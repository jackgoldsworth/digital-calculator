==> flow/design.v <==
module RegisterSwitchorALU(Perform, OP, K, Clr, a, b, c, d, R0, R1, R2, R3);
	input [4:0] a, b, c, d;
	input [2:0] OP;
	input [1:0] K;
	input Perform, Clr;
	output [4:0] R0, R1, R2, R3;
	reg [4:0] R0, R1, R2, R3;
	always @(posedge Perform)
		begin
			case(OP)
				3'b000: begin
					R0 = 3'b000;
					R1 = 3'b001;
					R2 = 3'b010;
					R3 = 3'b011;
				end
				3'b001: begin
					case(K)
					2'b00: R0 = 5'b00000;
					2'b01: R0 = 5'b00001;
					2'b10: R0 = 5'b00010;
					2'b11: R0 = 5'b00011;
					endcase
				end
				3'b010: begin
					case(K)
					2'b00: R0 = a;
					2'b01: R0 = b;
					2'b10: R0 = c;
					2'b11: R0 = d;
					endcase
				end
				3'b011: begin
					case(K)
					2'b00: R0 = a;
					2'b01: R1 = a;
					2'b10: R2 = a;
					2'b11: R3 = a;
					endcase
				end
				3'b100: begin
					case(K)
					2'b00: R0 = a + a;
					2'b01: R0 = a + b;
					2'b10: R0 = a + c;
					2'b11: R0 = a + d;
					endcase
				end
				3'b101: begin
					case(K)
					2'b00: R0 = a - a;
					2'b01: R0 = a - b;
					2'b10: R0 = a - c;
					2'b11: R0 = a - d;
					endcase
				end
				3'b110: begin
					case(K)
					2'b00: R0 = a * a;
					2'b01: R0 = a * b;
					2'b10: R0 = a * c;
					2'b11: R0 = a * d;
					endcase
				end
				3'b111: begin
					case(K)
					2'b00: R0 = 5'b00010 ** a;
					2'b01: R0 = 5'b00010 ** b;
					2'b10: R0 = 5'b00010 ** c;
					2'b11: R0 = 5'b00010 ** d;
					endcase
				end
			endcase
			if(Clr == 1)
			begin
				R0 = 5'b00000;
				R1 = 5'b00000;
				R2 = 5'b00000;
				R3 = 5'b00000;
			end
		end
endmodule
From RTL to reports: RegisterSwitchorALU
What the tools print for RegisterSwitchorALU, step after step.
Line numbers count from 1 in the design file above.
Operators: Yosys type, input widths -> output width; for muxes data width and select width s.
Cell names lack the library's common part.
Not given: -
- top: RegisterSwitchorALU
- clock input: Perform
- standard-cell library: sky130hd
- library corner: tt_025C_1v80

Word level
Counts by Yosys on the flattened word-level netlist (proc, flatten, opt, wreduce; memories kept). Register bits leave out memories and registers merged into their read ports (data or address). Print and check cells are left out. Cells with the same type and inputs are merged into one.
- flip-flop bits (word level): 20
- bits of input ports at 27
- output and inout port bits at 20
- cells after elaboration at 59
- add/subtract/negate cells at 8
- multiply operators: 4
- eq/ne operators at 14
- shifts and indexed selects: 4
- muxes and demuxes: 14
- bitwise operators: 1
- reductions and logical operators at 10
- operators with widths (operator ; number):
    $pmux 5 s4 ; 6
    $mul 5x5->5 ; 4
    $pmux 5 s8 ; 1
    $pmux 5 s2 ; 3
    $shl 1x5->5 const A ; 4
    $add 5x5->5 ; 4
    $sub 5x5->5 ; 4
    $mux 5 ; 4
    $eq 3x3->1 const B ; 4
    $reduce_or 3->1 ; 4
    $ne 2x2->1 const B ; 4
    $reduce_and 2->1 ; 3
    $eq 3x2->1 const B ; 2
    $reduce_or 6->1 ; 1
    $eq 2x2->1 const B ; 2
    $eq 3x1->1 const B ; 1
    $logic_not 3->1 ; 1
    $eq 2x1->1 const B ; 1
    $logic_not 2->1 ; 1
    $not 1->1 ; 1

Logic depth
Yosys ltp: most cells in a row. Word level: on the elaborated netlist, between registers, memories and ports. Mapped: between sequential cells and ports; inverters and the memories' decode and read muxes count.
- depth after elaboration at 4
- noted ABC_AREA: 0
- noted depth in mapped cells: 14
- noted depth with buffers taken out: 12

Synthesis result
The flow's flattened synthesis, as Yosys stat reports it; memories are mapped. The netlist is that of the ABC_AREA named above (0 if unset); the other value can give another one.
Totals and module areas in this step are rounded.
- cells in the netlist: 296
- noted chip area (Yosys): 2535 um2
- noted sequential area: 400.4 um2
- flip-flop cells: 20
- buffer cells at 20
- cells by type (type ; number ; total area (um2)):
    dfxtp_1 ; 20 ; 400.384
    ha_1 ; 22 ; 275.264
    and2_1 ; 27 ; 168.912
    fa_1 ; 8 ; 160.154
    xnor3_1 ; 7 ; 157.651
    mux2i_1 ; 14 ; 140.134
    mux4_2 ; 6 ; 135.13
    nand2_1 ; 32 ; 120.115
    nor2_1 ; 26 ; 97.594
    xnor2_1 ; 11 ; 96.342
    xor2_1 ; 8 ; 70.067
    a21oi_1 ; 13 ; 65.062
    inv_1 ; 15 ; 56.304
    a211oi_1 ; 6 ; 45.043
    buf_2 ; 9 ; 45.043
    nor2b_1 ; 6 ; 37.536
    clkbuf_1 ; 9 ; 33.782
    mux2_2 ; 3 ; 33.782
Not listed: further types 28, cells in them 54.

Timing after synthesis
OpenSTA on the mapped netlist: ideal clock, no wires. The path of least setup slack (recovery checks aside). Input and output delay are each 20% of the period. Register names are those of the netlist, which keeps one name where synthesis merged equal registers.
- path type: input to register
- start point: in a[1]
- end point: reg R0[4]
- period: 5830 ps
- external input delay at 1166 ps
- library setup time at 70 ps
- time at the first pin: 1166 ps
- noted data arrival time: 4602 ps
- required time at 5760 ps
- path slack at 1157 ps
- path delay at 3506 ps
- noted stages on the path: 14
- buffers on the path at 2
- synthesis period reached: 4673 ps
"path delay" is the arrival time less input delay plus setup time.
"stages on the path" counts driving pins, that of a launching flip-flop among them; a cell with two outputs on the path counts twice.
"synthesis period reached" = period - worst setup slack (recovery checks aside). The figure is calculated, with input and output delays left at 20% of the set period.
Between the ends stands the longest chain of elaborated cells between them, by number of cells; it is not shown to be the way that was timed. Of several equally long chains one is given.
A line is the first line of the expression or statement that the cell stems from. Yosys adds cells for indexed reads and writes and turns some case tables into memories.
At most two assigning lines are given for a register; there are more.
- path through: buf_2 > clkbuf_1 > and2_1 > ha_1 > ha_1 > inv_1 > fa_1 > fa_1 > xor2_1 > xnor3_1 > xnor3_1 > a2111oi_0 > o41ai_1 > a21oi_1
- noted length of the longest elaborated chain: 3
- noted elaborated cells on any way between the ends: 18
- RTL lines with such cells at 18
- those cells by class: add/sub (8); mul (4); shift (1); mux (5)
- RTL lines, path post-synthesis (element ; RTL line ; source):
    start: declaration ; 2 ; input [4:0] a, b, c, d;
    $mul 5x5->5 ; 62 ; 2'b11: R0 = a * d;
    $pmux 5 s4 ; 58 ; case(K)
    $pmux 5 s8 ; 10 ; case(OP)
    end: assignment ; 27 ; 2'b00: R0 = a;
    end: assignment ; 28 ; 2'b01: R0 = b;
    end: declaration ; 6 ; output [4:0] R0, R1, R2, R3;

Timing after layout
Path of least setup slack in the final report of run A (OpenROAD, finished layout, wires in). Where an end is a register, its clock arrival counts in the times.
The path's times are printed in steps of 10 ps; the period is the one set.
- path type: input to register
- start point: in a[1]
- end point: reg R0[4]
- period: 4500 ps
- external input delay at 900 ps
- library setup time at 140 ps
- time at the first pin: 900 ps
- noted data arrival time: 4550 ps
- required time at 4610 ps
- path slack at 60 ps
- noted stages on the path: 14
- buffers on the path at 2
Between the ends stands the longest chain of elaborated cells between them, by number of cells; it is not shown to be the way that was timed. Of several equally long chains one is given.
At most two assigning lines are given for a register; there are more.
- path through: clkdlybuf4s50_1 > buf_4 > and2_1 > ha_1 > ha_1 > inv_1 > fa_1 > fa_1 > xor2_1 > xnor3_1 > xnor3_1 > and4_1 > o41ai_1 > a21oi_1
- noted length of the longest elaborated chain: 3
- noted elaborated cells on any way between the ends: 18
- RTL lines with such cells at 18
- those cells by class: add/sub (8); mul (4); shift (1); mux (5)
- RTL lines, path after layout (element ; RTL line ; source):
    start: declaration ; 2 ; input [4:0] a, b, c, d;
    $mul 5x5->5 ; 62 ; 2'b11: R0 = a * d;
    $pmux 5 s4 ; 58 ; case(K)
    $pmux 5 s8 ; 10 ; case(OP)
    end: assignment ; 27 ; 2'b00: R0 = a;
    end: assignment ; 28 ; 2'b01: R0 = b;
    end: declaration ; 6 ; output [4:0] R0, R1, R2, R3;

--- measured runs ---
2 stored runs of RegisterSwitchorALU in the flow (synthesis by Yosys, layout by OpenROAD, sky130hd cells), in arbitrary order. Constraints: input delay and output delay 20% of the set period each, output load 0.01 pF.
"total power after layout" rests on the timing tool's default activity at the inputs, not on a simulated workload.
Values from the reports are rounded here.

Run A
Settings were period_ns = 4.5; SETUP_SLACK_MARGIN = -0.16; CAP_MARGIN = 20; CORE_MARGIN = 2; CORE_UTILIZATION = 40; SLEW_MARGIN = 20
- area of the synthesized netlist at 2,535 um2
- noted the total die area: 6,990 um2
- standard-cell area of the final layout: 3,214 um2
- setup slack of the worst path at 58 ps
- noted the sum of negative setup slack: 0 ps
- noted the total power after layout: 0.0006598 W

Run B
Settings were period_ns = 5.77; CORE_UTILIZATION = 16; PLACE_DENSITY_LB_ADDON = 0.2; CORE_MARGIN = 6; CELL_PAD_IN_SITES_DETAIL_PLACEMENT = 2; GPL_TIMING_DRIVEN = 1; SLEW_MARGIN = 20; MIN_ROUTING_LAYER = met2; CAP_MARGIN = 20
- area of the synthesized netlist at 2,535 um2
- noted the total die area: 19,010 um2
- standard-cell area of the final layout: 3,331 um2
- setup slack of the worst path at 959 ps
- noted the sum of negative setup slack: 0 ps
- noted the total power after layout: 0.000604 W
--- end ---
